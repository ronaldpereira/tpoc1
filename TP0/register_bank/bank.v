==> flow/design.v <==
module bank (clock, clear, dataReadA, dataReadB, readRegA, readRegB, writeReg, readWrite, writeData);  
	input clock, clear;
	input [4:0] readRegA, readRegB, writeReg;
	input readWrite;
	input [31:0] writeData;
	reg [31:0] register[31:0];
	output reg [31:0] dataReadA, dataReadB;
	always @ (posedge clock)
	begin
		register[0] = 0*2;
		register[1] = 1*2;
		register[2] = 2*2;
		register[3] = 3*2;
		register[4] = 4*2;
		register[5] = 5*2;
		register[6] = 6*2;
		register[7] = 7*2;
		register[8] = 8*2;
		register[9] = 9*2;
		register[10] = 10*2;
		register[11] = 11*2;
		register[12] = 12*2;
		register[13] = 13*2;
		register[14] = 14*2;
		register[15] = 15*2;
		register[16] = 16*2;
		register[17] = 17*2;
		register[18] = 18*2;
		register[19] = 19*2;
		register[20] = 20*2;
		register[21] = 21*2;
		register[22] = 22*2;
		register[23] = 23*2;
		register[24] = 24*2;
		register[25] = 25*2;
		register[26] = 26*2;
		register[27] = 27*2;
		register[28] = 28*2;
		register[29] = 29*2;
		register[30] = 30*2;
		register[31] = 31*2;
		dataReadA = register[readRegA];
		dataReadB = register[readRegB];
		if (readWrite == 1)
			register[writeReg] = writeData;
		if (clear == 1)
		begin
			dataReadA = 0;
			dataReadB = 0;
		end
	end
endmodule  
Step by step through the tools: bank
The steps from the RTL of bank to its reports follow in flow order.
Line numbers count from 1 in the design file above.
{"block": "design", "top_module": "bank", "clock": "clock", "lib": "sky130hd", "lib_corner": "tt_025C_1v80"}

Word level
Source: Yosys, flattened and elaborated. Widths are those after wreduce; folded enables and synchronous resets count as part of the registers. Registers that Yosys merges into a memory's read port (data or address) are not register bits. Print and check cells do not count. Equal cells are merged and count once.
Yosys's memory passes give these memory sizes; they may raise the number of words (mostly to a power of two), join words into wider ones and drop unused or constant bits.
{"block": "word_totals", "word_cells": 4, "rom_bits": 320, "inputBits": 50, "reg_bits": 64, "mem_count": 2, "output_inout_bits": 64, "clocked_rd_ports_x_width": 10}
{"block": "mem_list", "memory": "(no name shown)", "size": 32, "width": 5, "rd": 1, "wr": 0, "line_no": 42, "rtl": "dataReadA = register[readRegA];"}
{"block": "mem_list", "memory": "(no name shown)", "size": 32, "width": 5, "rd": 1, "wr": 0, "line_no": 43, "rtl": "dataReadB = register[readRegB];"}

Longest topological paths
Yosys ltp: most cells in a row. Word level: on the elaborated netlist, between registers, memories and ports. Mapped: between sequential cells and ports; inverters and the memories' decode and read muxes count.
{"block": "logic_depth", "word_depth": 0, "ABC_AREA": 0, "depth_mapped": 1, "ltp_nobuf": 1}

Netlist
The flow's flattened synthesis, as Yosys stat reports it; memories are mapped. The netlist is that of the ABC_AREA named above (0 if unset); the other value can give another one.
The area totals of this step are shown rounded.
{"block": "synth_totals", "ffs": 10, "seq_area_um2": 200, "mapped_cells": 75, "n_buf": 54, "mapped_area_um2": 672}
{"block": "types", "cell_type": "sky130_fd_sc_hd__buf_4", "n": 54, "area_total_um2": 405.389}
{"block": "types", "cell_type": "sky130_fd_sc_hd__dfxtp_1", "n": 10, "area_total_um2": 200.192}
{"block": "types", "cell_type": "sky130_fd_sc_hd__nor2b_1", "n": 10, "area_total_um2": 62.56}
{"block": "types", "cell_type": "sky130_fd_sc_hd__conb_1", "n": 1, "area_total_um2": 3.754}

Timing after synthesis
OpenSTA on the mapped netlist: ideal clock, no wires. The path of least setup slack (recovery checks aside). Input and output delay are each 20% of the period. Register names are those of the netlist, which keeps one name where synthesis merged equal registers.
{"block": "synth_timing", "path_kind": "register to output", "startpoint": "reg dataReadA[1]", "endpoint": "out dataReadA[1]", "launch_ns": 0.000, "slack_ns": 0.075, "arrival_ns": 0.331, "path_buffers": 0, "clock_period_ns": 0.507, "required_time_ns": 0.406, "delay_ns": 0.331, "driving_pins": 1, "output_delay_ns": 0.101, "synth_period_reached_ns": 0.432}
"delay_ns" is the arrival time less input delay plus setup time.
At an output port there is no setup time.
"driving_pins" counts driving pins, that of a launching flip-flop among them; a cell with two outputs on the path counts twice.
"synth_period_reached_ns" = period - worst setup slack (recovery checks aside). The figure is calculated, with input and output delays left at 20% of the set period.
{"block": "synth_via", "cell_sequence": "sky130_fd_sc_hd__dfxtp_1", "elab_chain_cells": 0, "cone_cells": 0, "lines_between": 0}
{"block": "synth_rtl", "item": "from (decl)", "line_no": 7, "rtl": "output reg [31:0] dataReadA, dataReadB;"}
{"block": "synth_rtl", "item": "from (assign)", "line_no": 42, "rtl": "dataReadA = register[readRegA];"}
{"block": "synth_rtl", "item": "to (decl)", "line_no": 7}

Timing after layout
From the final timing report of run 1: the path of least setup slack in the routed layout; clock arrival at registers is part of the times.
{"block": "layout_timing", "path_kind": "register to output", "startpoint": "reg dataReadB[4]", "endpoint": "out dataReadB[4]", "output_delay_ns": 0.07, "required_time_ns": 0.26, "slack_ns": -0.42, "driving_pins": 2, "launch_ns": 0.25, "clock_period_ns": 0.328, "arrival_ns": 0.68, "path_buffers": 1}
{"block": "layout_via", "cell_sequence": "sky130_fd_sc_hd__dfxtp_2 > sky130_fd_sc_hd__buf_6", "elab_chain_cells": 0, "cone_cells": 0, "lines_between": 0}
{"block": "layout_rtl", "item": "from (decl)", "line_no": 7, "rtl": "output reg [31:0] dataReadA, dataReadB;"}
{"block": "layout_rtl", "item": "from (assign)", "line_no": 43, "rtl": "dataReadB = register[readRegB];"}
{"block": "layout_rtl", "item": "to (decl)", "line_no": 7}

--- measured runs ---
Design bank on sky130hd. What follows are 2 stored runs of the flow, each under its own settings; their order means nothing. The constraints put input and output delay at 20% of the set period each and load the outputs with 0.01 pF.
"achieved_period_ns": clock period set for the run, less the worst setup slack. It is reckoned from that one timing run; input and output delays stay at 20% of the period that was set.
"worst_setup_path_time_ns" is the time allowed to the run's worst setup path (the clock period less input and output delay, where it has them) less its slack. Clock arrival times count: a late capture clock shortens it, a late launch clock lengthens it.
"design_power_mw": no workload was simulated; the value follows from the tool's default switching activity.
The measured numbers are rounded.

Run 1
==> flow/run.sh <==
#!/bin/bash
# the make line also repeats the synthesis and layout settings of config.mk as NAME=value (left out here)
make -C /OpenROAD-flow-scripts/flow DESIGN_CONFIG=/design/flow/config.mk WORK_HOME=/design/flow/orfs CLKGATE_MAP_FILE= finish
==> flow/config.mk <==
export PLATFORM = sky130hd
export DESIGN_NAME = bank
export DESIGN_NICKNAME = bank
export VERILOG_FILES = /design/flow/design.v
export SDC_FILE = /design/flow/constraint.sdc
export NUM_CORES = 4
export LEC_CHECK = 0
export ABC_AREA = 0
export CAP_MARGIN = 20
export CELL_PAD_IN_SITES_DETAIL_PLACEMENT = 2
export CORE_MARGIN = 2
export CORE_UTILIZATION = 39
export GPL_ROUTABILITY_DRIVEN = 0
export GPL_TIMING_DRIVEN = 1
export MIN_ROUTING_LAYER = met1
export PLACE_DENSITY_LB_ADDON = 0.04
export SLEW_MARGIN = 20
==> flow/constraint.sdc <==
create_clock -name core_clock -period 0.328 [get_ports {clock}]
set_input_delay 0.0656 -clock core_clock [delete_from_list [all_inputs] [get_ports {clock}]]
set_output_delay 0.0656 -clock core_clock [all_outputs]
set_load 0.01 [all_outputs]

==> results of run 1, as JSON <==
{
  "total_die_area_um2": 2070,
  "achieved_period_ns": 0.750,
  "yosys.chip_area_um2": 672,
  "final_stdcell_area_um2": 756,
  "worst_setup_slack_ns": -0.422,
  "timing.setup.tns_ns": -4.14,
  "timing.hold.ws_ns": 0.113,
  "utilization_frac": 0.485,
  "worst_setup_path_time_ns": 0.68,
  "worstPathKind": "register to output",
  "design_power_mw": 2.75
}

Run 2
==> flow/run.sh <==
#!/bin/bash
# the make line also repeats the synthesis and layout settings of config.mk as NAME=value (left out here)
make -C /OpenROAD-flow-scripts/flow DESIGN_CONFIG=/design/flow/config.mk WORK_HOME=/design/flow/orfs CLKGATE_MAP_FILE= finish
==> flow/config.mk <==
export PLATFORM = sky130hd
export DESIGN_NAME = bank
export DESIGN_NICKNAME = bank
export VERILOG_FILES = /design/flow/design.v
export SDC_FILE = /design/flow/constraint.sdc
export NUM_CORES = 4
export LEC_CHECK = 0
export CAP_MARGIN = 20
export CELL_PAD_IN_SITES_DETAIL_PLACEMENT = 1
export CELL_PAD_IN_SITES_GLOBAL_PLACEMENT = 1
export CORE_MARGIN = 2
export CORE_UTILIZATION = 45
export MAX_ROUTING_LAYER = met4
export PLACE_DENSITY_LB_ADDON = 0.2
export SLEW_MARGIN = 20
==> flow/constraint.sdc <==
create_clock -name core_clock -period 0.372 [get_ports {clock}]
set_input_delay 0.0744 -clock core_clock [delete_from_list [all_inputs] [get_ports {clock}]]
set_output_delay 0.0744 -clock core_clock [all_outputs]
set_load 0.01 [all_outputs]

==> results of run 2, as JSON <==
{
  "total_die_area_um2": 1820,
  "achieved_period_ns": 0.767,
  "yosys.chip_area_um2": 672,
  "final_stdcell_area_um2": 771,
  "worst_setup_slack_ns": -0.395,
  "timing.setup.tns_ns": -3.86,
  "timing.hold.ws_ns": 0.119,
  "utilization_frac": 0.571,
  "worst_setup_path_time_ns": 0.69,
  "worstPathKind": "register to output",
  "design_power_mw": 2.69
}
--- end ---
