==> flow/design.v <==
module alu(clock, clear, result, zero, inputA, inputB, opCode);
	input clock, clear;
	input [31:0] inputA, inputB;
	input [2:0] opCode;
	output reg zero;
	output reg [31:0] result;
	always @ (posedge clock)
	begin
		case (opCode)
			3'b000: result = inputA+inputB;  
			3'b001: result = inputA-inputB;  
			3'b010: result = inputA&inputB;  
			3'b011: result = inputA|inputB;  
			3'b100: result = inputA^inputB;  
			default: result = 0;
		endcase
		if (result == 0)
			zero = 1;
		else
			zero = 0;
		if(clear == 1)
		begin
			result = 0;
			zero = 1;
		end
	end
endmodule  
# Step by step through the tools: alu
# What the tools print for alu, step after step.
# Line numbers count from 1 in the design file above.
# Cell names lack the library's common part.
# Not given: --
# inputs
top	alu
clk_port	clock
lib	sky130hd
corner	tt_025C_1v80

# Elaborated design
# Counts by Yosys on the flattened word-level netlist (proc, flatten, opt, wreduce; memories kept). Register bits leave out memories and registers merged into their read ports (data or address); mux counts leave out enables and synchronous resets folded into registers. Print and check cells are left out. Cells with the same type and inputs are merged into one.
# classes
reduce_and_logical	2
addsub	2
logic	3
n_mux	2
n_eq	4
# op_table
cell	count
32-bit parallel mux with 5-bit select	1
32-bit adder	1
32-bit subtractor	1
32-bit bitwise AND	1
32-bit bitwise OR	1
32-bit XOR	1
32-bit zero test	1
3-bit by 2-bit equality test with 1-bit output (second input constant)	2
3-bit by 1-bit equality test with 1-bit output (second input constant)	1
3-bit equality test (second input constant)	1
3-bit zero test	1
1-bit 2-to-1 mux	1
# bits
wordCells	15
ff_bits	33
input_bits	69

# Logic depth
# Longest topological path by Yosys (ltp), each cell counted once; first at word level (registers and memories cut), then after technology mapping (sequential cells cut; the memories' decode and read muxes count).
# logic_depth
depth_word	4
abc_area	0
depth_mapped	22

# Mapped cells and area
# The flow's flattened synthesis, as Yosys stat reports it; memories are mapped. The netlist is that of the ABC_AREA named above (0 if unset); the other value can give another one.
# synth_totals
stdcells	703
ff_cells	33
buf_cells	35
sequential_area_mm2	0.0006606
yosys_area_mm2	0.0050886
# types
cell	count	area_total_um2
ha_1	96	1.2E+03
dfxtp_1	33	660.634
xnor2_1	42	367.853
a21oi_1	58	290.278
inv_1	75	281.52
nor2_1	72	270.259
nand2_1	62	232.723
o21ai_0	32	160.154
a222oi_1	12	120.115
clkbuf_1	32	120.115
a211oi_1	14	105.101
a31oi_1	14	87.584
nand4_1	13	81.328
xor2_1	9	78.826
nor2b_1	12	75.072
nor3_1	13	65.062
nand3_1	12	60.058
a21o_1	7	52.55
# Not listed: further types 45, cells in them 95.

# Path before layout
# Path of least setup slack by OpenSTA after synthesis, without wires, with an ideal clock, recovery checks aside; 20% of the period is set as input and as output delay. Where synthesis merged equal registers, the netlist keeps one of their names.
# synth_path
path_type	input -> register
startpoint	input port opCode[2]
endpoint	register zero
slack_ps	758
setup_time_ps	59
driving_pins	19
arrival_time_ps	5473
clock_period_ps	6290
launch_ps	1258
path_buffers	3
required_time_ps	6231
path_delay_ps	4274
period_less_setup_slack_ps	5532
# "path_delay_ps" is the arrival time less input delay plus setup time.
# "driving_pins" counts driving pins, that of a launching flip-flop among them; a cell with two outputs on the path counts twice.
# "period_less_setup_slack_ps" = period - worst setup slack (recovery checks aside). The figure is calculated, with input and output delays left at 20% of the set period.
# Between the ends stands the longest chain of elaborated cells between them, by number of cells; it is not shown to be the way that was timed. Of several equally long chains one is given.
# A line is the first line of the expression or statement that the cell stems from. Yosys adds cells for indexed reads and writes and turns some case tables into memories.
# At most two assigning lines are given for a register; there are more.
# synth_via
cell_sequence	clkbuf_1 nor2_1 clkbuf_1 buf_1 nand2_1 o21ai_0 inv_1 ha_1 nor2b_4 o21a_1 a311o_1 and3_2 mux2i_1 a221oi_1 nor4b_1 nand4_1 nor4_1 and4_1 a31o_1
elab_chain_cells	4
cells_between	8
lines_between	2
cone_classes	4 x eq/ne; 2 x mux; 2 x reduce/logical
# synth_lines
item	line_no	source
from (decl)	4	input [2:0] opCode;
3-bit equality test	9	case (opCode)
32-bit parallel mux with 5-bit select	9
32-bit zero test	17	if (result == 0)
1-bit 2-to-1 mux	17
to (assign)	18	zero = 1;
to (assign)	20	zero = 0;
to (decl)	5	output reg zero;

# Path in the finished layout
# From the final timing report of run A: the path of least setup slack in the routed layout; clock arrival at registers is part of the times.
# The path's times are printed in steps of 10 ps; the period is the one set.
# layout_path
path_type	input -> register
startpoint	input port opCode[2]
endpoint	register zero
required_time_ps	4980
arrival_time_ps	4980
launch_ps	950
slack_ps	0
driving_pins	19
setup_time_ps	50
clock_period_ps	4750
path_buffers	4
# Between the ends stands the longest chain of elaborated cells between them, by number of cells; it is not shown to be the way that was timed. Of several equally long chains one is given.
# At most two assigning lines are given for a register; there are more.
# layout_via
cell_sequence	dlygate4sd2_1 or2_4 nor2_4 a31oi_1 xnor2_1 ha_1 nor2b_1 a311o_1 buf_6 a41oi_1 xnor2_1 a222oi_1 buf_4 and3_1 nand4_1 nor4_4 buf_4 and4_1 a31o_1
elab_chain_cells	4
cells_between	8
lines_between	2
cone_classes	4 x eq/ne; 2 x mux; 2 x reduce/logical
# layout_lines
item	line_no	source
from (decl)	4	input [2:0] opCode;
3-bit equality test	9	case (opCode)
32-bit parallel mux with 5-bit select	9
32-bit zero test	17	if (result == 0)
1-bit 2-to-1 mux	17
to (assign)	18	zero = 1;
to (assign)	20	zero = 0;
to (decl)	5	output reg zero;

# 2 stored runs of alu in the flow (synthesis by Yosys, layout by OpenROAD, sky130hd cells), in arbitrary order. Constraints: input delay and output delay 20% of the set period each, output load 0.01 pF.
# "period_less_ws_ps" = clock period - worst setup slack. The figure is calculated, with input and output delays left at 20% of the set period.
# "worst_path_time_ps": the worst setup path's part of the clock period (all of it between registers, 20% less for each end at a port) less its slack. A launch clock that arrives late makes it longer, a capture clock that arrives late makes it shorter.
# "power.total_uw": no workload was simulated; the value follows from the tool's default switching activity.
# "worst_path_time_ps" is given in steps of 10 ps.
# Among the settings, -- means not set for that run.
name,run A,run B
period_ns,4.75,7.89
CORE_UTILIZATION,42,27
PLACE_DENSITY_LB_ADDON,0.02,--
CELL_PAD_IN_SITES_GLOBAL_PLACEMENT,0,3
TNS_END_PERCENT,95,--
GPL_TIMING_DRIVEN,1,--
CTS_CLUSTER_DIAMETER,208,--
CAP_MARGIN,0,20
MIN_ROUTING_LAYER,met1,--
CORE_MARGIN,2,2
SLEW_MARGIN,20,5
PLACE_DENSITY,--,0.84
CORE_ASPECT_RATIO,--,1.98
CELL_PAD_IN_SITES_DETAIL_PLACEMENT,--,0
CTS_CLUSTER_SIZE,--,97
MAX_ROUTING_LAYER,--,met5
synth_chip_area_mm2,0.0050886,0.0050886
timing.setup.tns_ps,-1,0
period_less_ws_ps,4751,6485
power.total_uw,1770,841.9
finish.stdcell_area_mm2,0.0083855,0.0065625
ws_hold_ps,1317,2102
util_pct,70.4,35.5
timing.setup.ws_ps,-1,1405
worst_path_time_ps,3800,4910
worst_path_kind,input -> register,input -> register
design_die_area_mm2,0.013012,0.0200261
